==> flow/design.v <==
package MicroAddress;
    typedef enum logic[1:0] {
        noneCommand,
        resetCommand,
        incrementCommand,
        loadCommand
    } Command;
    localparam resetAddress = 24'h0000_0000_0000;
    localparam addressIncrementStep = 24'd1;
    typedef logic[23:0] Address;
endpackage : MicroAddress
module StatusLeds
    (
        input clk,
        input idle,
        input reset,
        output reg [5:0] led
    );
    localparam idleCycleTime = 23'd5_000_000;
    localparam right = 1'b0;
    localparam left = 1'b1;
    reg [22:0] counter;
    reg direction;
    always @(posedge clk, posedge reset) begin
        if (reset)
            counter <= 0;
        else if (counter == idleCycleTime)
            counter <= 0;
        else
            counter <= counter + 23'd1;
    end
    always @(posedge clk, posedge reset) begin
        if (reset) begin
            direction <= right;
            led[5:0] <= 6'b011111;
        end else if (counter == idleCycleTime) begin
            if (direction == right) begin
                if (led[5] == 1)
                    led[5:0] <= {led[4:0], led[5]};
                else begin
                    direction <= left;
                    led[5:0] <= {led[0], led[5:1]};
                end
            end else begin
                if (led[0] == 1)
                    led[5:0] <= {led[0], led[5:1]};
                else begin
                    direction <= right;
                    led[5:0] <= {led[4:0], led[5]};
                end
            end
        end else
            led <= led;
    end
endmodule
From RTL to reports: StatusLeds
Tool output for the design above, in the order of the flow.
Lines are those of the file above, counted from 1.
Library cell names are shortened.
{ "inputs": {"top_module": "StatusLeds", "clock_port": "clk", "cell_library": "sky130hd", "lib_corner": "tt_025C_1v80"} }

Word-level counts
Yosys after proc, flatten, opt, wreduce and memory -nomap, before mapping. Enables and synchronous resets that opt folds into registers are not counted as muxes. Memory bits, and registers merged into a memory's read port (data or address), are not among the register bits. Print and check cells are not counted. Equal cells are merged and count once.
{ "bits": {"register_bits": 30, "in_bits": 3, "out_inout_bits": 6, "elab_cells": 12} }
{ "op_classes": {"addsub": 1, "eq_ne": 1, "n_mux": 7} }
{ "ops": {"columns": ["cell", "count"], "rows": [
  ["adder 23 x 1 -> 23 bit (second input constant)", 1],
  ["== test 23 bit (second input constant)", 1],
  ["two-way mux 23 bit", 1],
  ["two-way mux 6 bit", 3],
  ["two-way mux 1 bit", 3]
]} }

Logic depth
Yosys ltp: most cells in a row. Word level: on the elaborated netlist, between registers, memories and ports. Mapped: between sequential cells and ports; inverters and the memories' decode and read muxes count.
{ "depth": {"word_depth": 2, "abc_area": 0, "depth_mapped": 7} }

After synthesis
The flow's flattened synthesis, as Yosys stat reports it; memories are mapped. The netlist is that of the ABC_AREA named above (0 if unset); the other value can give another one.
{ "synth_totals": {"cells": 145, "mapped_area_um2": 1510.2, "flip_flops": 30} }
{ "types": {"columns": ["cell", "count", "type_area_um2"], "rows": [
  ["dfrtp_1", 25, 625.6],
  ["dfstp_2", 5, 131.376],
  ["xnor2_1", 15, 131.376],
  ["nor2_1", 15, 56.304],
  ["o21ai_0", 8, 40.038],
  ["nand3_1", 7, 35.034],
  ["nand4_1", 5, 31.28],
  ["nand2_1", 8, 30.029],
  ["inv_1", 7, 26.275],
  ["nor4b_1", 3, 26.275],
  ["xor2_1", 3, 26.275],
  ["a21oi_1", 5, 25.024],
  ["ha_1", 2, 25.024],
  ["nor4_4", 1, 21.27],
  ["mux2i_1", 2, 20.019],
  ["nor3_1", 4, 20.019],
  ["and3_1", 3, 18.768],
  ["nand2b_1", 3, 18.768]
]} }
Other cell types: 19; their cells: 24.

Timing after synthesis
OpenSTA on the mapped netlist: ideal clock, no wires. The path of least setup slack (recovery checks aside). Input and output delay are each 20% of the period. Register names are those of the netlist, which keeps one name where synthesis merged equal registers.
{ "synth_timing": {"path_kind": "register to register", "startpoint": "reg counter[0]", "endpoint": "reg counter[22]", "tclk_ps": 1870, "setup_ps": 148, "t_first_pin_ps": 0, "arrival_ps": 1578, "path_slack_ps": 145, "delay_ps": 1726, "driving_pins": 8, "synth_period_reached_ps": 1725} }
"delay_ps" = arrival - input delay + setup time.
"driving_pins" counts driving pins, that of a launching flip-flop among them; a cell with two outputs on the path counts twice.
"synth_period_reached_ps" is the clock period less the worst setup slack; recovery checks do not enter. This is arithmetic on one report: input and output delays are still those of the set period (20% each).
Between the ends stands the longest chain of elaborated cells between them, by number of cells; it is not shown to be the way that was timed. Of several equally long chains one is given.
Each line given opens the expression or statement behind the cell; cells for indexed reads and writes are added by Yosys, which also makes memories of some case tables.
At most two assigning lines are given for a register; there are more.
{ "synth_via": {"cell_sequence": "dfrtp_1 -> inv_1 -> ha_1 -> nor4b_1 -> nand4_1 -> nor2_1 -> buf_4 -> a211oi_1", "elab_chain_len": 2, "cells_between": 3, "classes_between": "add/sub: 1; eq/ne: 1; mux: 1"} }
{ "synth_lines": {"columns": ["element", "line", "source"], "rows": [
  ["from (decl)", 22, "reg [22:0] counter;"],
  ["from (assign)", 26, "counter <= 0;"],
  ["from (assign)", 30, "counter <= counter + 23'd1;"],
  ["adder 23 x 1 -> 23 bit", 30, null],
  ["two-way mux 23 bit", 27, "else if (counter == idleCycleTime)"],
  ["to (assign)", 26, null],
  ["to (assign)", 30, null],
  ["to (decl)", 22, null]
]} }

Worst path after layout
Path of least setup slack in the final report of flow run A (OpenROAD, finished layout, wires in). Where an end is a register, its clock arrival counts in the times.
The path's times are printed in steps of 10 ps; the period is the one set.
{ "layout_timing": {"path_kind": "register to output", "startpoint": "reg led[1]", "endpoint": "out led[1]", "tclk_ps": 1780, "out_delay_ps": 360, "t_first_pin_ps": 270, "arrival_ps": 1380, "path_slack_ps": 40, "driving_pins": 2} }
At most two assigning lines are given for a register; there are more.
{ "layout_via": {"cell_sequence": "dfstp_2 -> clkdlybuf4s50_1", "elab_chain_len": 0, "cells_between": 0, "lines_between": 0} }
{ "layout_lines": {"columns": ["element", "line", "source"], "rows": [
  ["from (decl)", 17, "output reg [5:0] led"],
  ["from (assign)", 39, "led[5:0] <= {led[4:0], led[5]};"],
  ["from (assign)", 42, "led[5:0] <= {led[0], led[5:1]};"],
  ["to (decl)", 17, null]
]} }

Data sheet: physical implementation of StatusLeds

Settings and measured results of 2 stored flow runs for module StatusLeds (sky130hd), not sorted in any way. The constraints put input and output delay at 20% of the set period each and load the outputs with 0.01 pF.
"achieved_clock_period_ps": clock period set for the run, less the worst setup slack. It is reckoned from that one timing run; input and output delays stay at 20% of the period that was set.
"critical_path_time_ps": the worst setup path's part of the clock period (all of it between registers, 20% less for each end at a port) less its slack. A launch clock that arrives late makes it longer, a capture clock that arrives late makes it shorter.
By "power_total_mw" is meant OpenSTA's value without simulated activity: inputs other than the clock are taken to toggle once in ten clock periods, and the tool carries that through the logic.
"critical_path_time_ps" is known to 10 ps.
[
  {
    "run": "flow run A",
    "settings": { "period_ns": 1.78, "CAP_MARGIN": 20, "CORE_MARGIN": 2, "CORE_UTILIZATION": 40, "SLEW_MARGIN": 20 },
    "results": { "power_total_mw": 1.213, "die_area_um2": 4283.1, "setup_tns_ps": 0, "synthesis_area_um2": 1510.2, "critical_path_time_ps": 1380, "timing.worst_path_kind": "register to output", "stdcell_area_um2": 1873.0, "worst_setup_slack_ps": 43, "achieved_clock_period_ps": 1737 }
  },
  {
    "run": "flow run B",
    "settings": { "period_ns": 2.71, "CORE_UTILIZATION": 29, "PLACE_DENSITY_LB_ADDON": 0.23, "TNS_END_PERCENT": 70, "ABC_AREA": 1, "GPL_TIMING_DRIVEN": 0, "CTS_CLUSTER_SIZE": 70, "CAP_MARGIN": 10, "MAX_ROUTING_LAYER": "met4", "CORE_MARGIN": 2, "SLEW_MARGIN": 20 },
    "results": { "power_total_mw": 0.8402, "die_area_um2": 6755.2, "setup_tns_ps": 0, "synthesis_area_um2": 1773.0, "critical_path_time_ps": 1410, "timing.worst_path_kind": "register to output", "stdcell_area_um2": 2028.2, "worst_setup_slack_ps": 760, "achieved_clock_period_ps": 1950 }
  }
]
